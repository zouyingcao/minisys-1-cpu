==> flow/design.v <==
`timescale 1ns / 1ps
module Idecode32(read_data_1,read_data_2,Instruction,read_data,ALU_result,
                 Jal,RegWrite,MemIOtoReg,RegDst,Sign_extend,clock,reset,
                 opcplus4,read_register_1_address);
    output[31:0] read_data_1;
    output[31:0] read_data_2;
    input[31:0]  Instruction;                
    input[31:0]  read_data;   				 
    input[31:0]  ALU_result;   				 
    input        Jal; 
    input        RegWrite;
    input        MemIOtoReg;
    input        RegDst;
    output[31:0] Sign_extend;
    input		 clock,reset;
    input[31:0]  opcplus4;                   
    output[4:0]  read_register_1_address;    
    wire[31:0] read_data_1;
    wire[31:0] read_data_2;
    reg[31:0] register[0:31];			     
    reg[4:0] write_register_address;
    reg[31:0] write_data;
    wire[4:0] read_register_2_address;       
    wire[4:0] write_register_address_1;      
    wire[4:0] write_register_address_0;      
    wire[15:0] Instruction_immediate_value;  
    wire[5:0] opcode;                        
    wire sign;
    assign opcode = Instruction[31:26];
    assign read_register_1_address = Instruction[25:21];         
    assign read_register_2_address = Instruction[20:16];         
    assign write_register_address_1 = Instruction[15:11];        
    assign write_register_address_0 = Instruction[20:16];        
    assign Instruction_immediate_value = Instruction[15:0];      
    assign read_data_1 = register[read_register_1_address];
    assign read_data_2 = register[read_register_2_address];
    assign sign = Instruction[15];
    assign Sign_extend = (opcode==6'b001100||opcode==6'b001101||opcode==6'b001110||opcode==6'b001011) ? {16'd0,Instruction_immediate_value} : {{16{sign}},Instruction_immediate_value};
    always @* begin  
        if(Jal)
            write_register_address = 5'd31;
        else if(RegDst)
            write_register_address = write_register_address_1;
        else 
            write_register_address = write_register_address_0;
    end
    always @* begin  
        if(Jal)
            write_data = opcplus4;
        else if(MemIOtoReg)
            write_data = read_data;
        else 
            write_data = ALU_result;
     end
    integer i;
    always @(posedge clock) begin        
        if(reset==1) begin               
            for(i=0;i<32;i=i+1) register[i] <= i;
        end else if(RegWrite==1) begin   
            if(write_register_address != 5'b00000)
                register[write_register_address] = write_data;
        end
    end
endmodule
Reports on Idecode32:

The steps from the RTL of Idecode32 to its reports follow in flow order.
Lines are those of the file above, counted from 1.
Library cell names are shortened.
A cell with -- has no value.

* top module: Idecode32
* clock input: clock
* library: sky130hd
* corner: tt_025C_1v80

After elaboration:

Yosys after proc, flatten, opt, wreduce and memory -nomap, before mapping. Enables and synchronous resets that opt folds into registers are not counted as muxes. Memory bits, and registers merged into a memory's read port (data or address), are not among the register bits. Print and check cells are not counted. Equal cells are merged and count once.
Memory sizes are those after Yosys's memory passes, which may raise the word count (mostly to a power of two), join words into wider ones and drop unused or constant bits.

* register bits: 0
* memory bits (writable): 1024
* memories: 1
* output and inout port bits: 101

Memory list
* register: depth 32, width 32, RTL line 20 `reg[31:0] register[0:31];`

* equal/unequal tests: 4
* multiplexer cells: 15
* reduce/logical cells: 4

Operators by type and width (count)
* 32-bit two-way mux: 6
* 5-bit two-way mux: 5
* 6-bit by 4-bit == test with 1-bit output with constant B: 4
* 5-bit nonzero test: 1
* 1-bit two-way mux: 4
* 1-bit logical OR: 3

Logic depth:

Longest topological path by Yosys (ltp), each cell counted once; first at word level (registers and memories cut), then after technology mapping (sequential cells cut; the memories' decode and read muxes count).

* depth in word-level cells: 6
* ABC_AREA: 1
* gate-level depth with buffers: 13

Netlist:

The flow's flattened synthesis, as Yosys stat reports it; memories are mapped. The netlist is that of the ABC_AREA named above (0 if unset); the other value can give another one.

* mapped cells: 7403
* mapped area: 57159.8 µm²
* area of sequential cells: 30749.5 µm²
* mapped flip-flops: 1024

Cell types (count)
* edfxtp_1: 1024
* nand2_1: 3078
* nand3_1: 1577
* nor2_1: 937
* clkbuf_1: 459
* buf_2: 104
* buf_4: 38
* buf_1: 66
* o21ai_0: 33
* inv_1: 41
* buf_6: 12
* inv_2: 15
* nor2_2: 6
* nor2_4: 3
* nand4_4: 1
* nor3_4: 1
* nand2_2: 2
* nand4_2: 1

Other cell types: 5; their cells: 5.

Worst setup path after synthesis:

Path of least setup slack by OpenSTA after synthesis, without wires, with an ideal clock, recovery checks aside; 20% of the period is set as input and as output delay. Where synthesis merged equal registers, the netlist keeps one of their names.

* path type: input to output
* start: input port Instruction[21]
* end: output port read_data_1[13]
* period: 6.87 ns
* input delay: 1.374 ns
* output delay: 1.374 ns
* time at the first pin: 1.374 ns
* arrival time: 2.662 ns
* setup slack: 2.834 ns
* delay of the path: 1.288 ns
* driving pins on the path: 12
* synthesis period reached: 4.036 ns

"delay of the path" = arrival - input delay + setup time.
At an output port there is no setup time.
"driving pins on the path": output pins that drive a net of the path, with the launching flip-flop's if there is one; two outputs of one cell count as two.
"synthesis period reached" is the clock period less the worst setup slack; recovery checks do not enter. This is arithmetic on one report: input and output delays are still those of the set period (20% each).
Between the ends stands the longest chain of elaborated cells between them, by number of cells; it is not shown to be the way that was timed. Of several equally long chains one is given.
Each line given opens the expression or statement behind the cell; cells for indexed reads and writes are added by Yosys, which also makes memories of some case tables.
The chain passes a memory read, where the word-level depth is cut; so it can be longer than that depth.

* cell sequence: buf_2 inv_2 clkbuf_1 clkbuf_1 nand2_1 nand3_1 nand3_1 nand2_1 nand2_1 nand2_1 nand2_1 nand2_1
* cells in the longest elaborated chain: 1
* elaborated cells between the ends (all ways): 1
* source lines of those cells: 1
* those cells by class: memory: 1

RTL lines, path post-synthesis
* from (decl): RTL line 7 `input[31:0]  Instruction;`
* memory 32 x 32 bit: RTL line 20 `reg[31:0] register[0:31];`
* to (decl): RTL line 5 `output[31:0] read_data_1;`

Path in the finished layout:

Path of least setup slack in the final report of run 1 (OpenROAD, finished layout, wires in). Where an end is a register, its clock arrival counts in the times.

* path type: input to output
* start: input port Instruction[18]
* end: output port read_data_2[24]
* period: 2.21 ns
* input delay: 0.44 ns
* output delay: 0.44 ns
* time at the first pin: 0.44 ns
* arrival time: 2.17 ns
* setup slack: -0.40 ns
* driving pins on the path: 12

Between the ends stands the longest chain of elaborated cells between them, by number of cells; it is not shown to be the way that was timed. Of several equally long chains one is given.
The chain passes a memory read, where the word-level depth is cut; so it can be longer than that depth.

* cell sequence: buf_6 inv_6 buf_16 buf_4 buf_4 nand3_1 nand2_1 nand2_1 nand2_1 nand2_1 nand2_2 buf_6
* cells in the longest elaborated chain: 1
* elaborated cells between the ends (all ways): 1
* source lines of those cells: 1
* those cells by class: memory: 1

RTL lines, path after layout
* from (decl): RTL line 7 `input[31:0]  Instruction;`
* memory 32 x 32 bit: RTL line 20 `reg[31:0] register[0:31];`
* to (decl): RTL line 6 `output[31:0] read_data_2;`

Top module Idecode32; platform sky130hd; tools Yosys and OpenROAD; 2 stored runs in no particular order. Input and output delays are each 20% of the period that was set; the output load is 0.01 pF.
"period achieved" is the run's clock period less its worst setup slack. It is reckoned from that one timing run; input and output delays stay at 20% of the period that was set.

### Run 1

Settings: `period_ns=2.21`, `CORE_UTILIZATION=25`, `PLACE_DENSITY=0.47`, `CORE_ASPECT_RATIO=1.52`, `CELL_PAD_IN_SITES_DETAIL_PLACEMENT=1`, `TNS_END_PERCENT=30`, `ABC_AREA=1`, `CTS_CLUSTER_SIZE=31`, `CAP_MARGIN=25`, `SLEW_MARGIN=10`, `MAX_ROUTING_LAYER=met5`, `CORE_MARGIN=2`

- Overall die area: 232563.0 µm²
- Std-cell area (final layout): 79359.9 µm²
- Period achieved: 2.607 ns
- Post-route setup TNS: -18.603 ns
- Utilization of the finished layout: 0.349
- Setup slack of the worst path: -0.397 ns
- Mapped cell area after synthesis: 57159.8 µm²

### Run 2

Settings: `period_ns=3.52`, `CORE_UTILIZATION=50`, `CAP_MARGIN=20`, `CORE_MARGIN=2`, `SLEW_MARGIN=20`

- Utilization of the finished layout: 0.617
- Std-cell area (final layout): 66352.4 µm²
- Overall die area: 111399.0 µm²
- Mapped cell area after synthesis: 54372.1 µm²
- Period achieved: 3.489 ns
- Post-route setup TNS: 0.000 ns
- Setup slack of the worst path: 0.031 ns
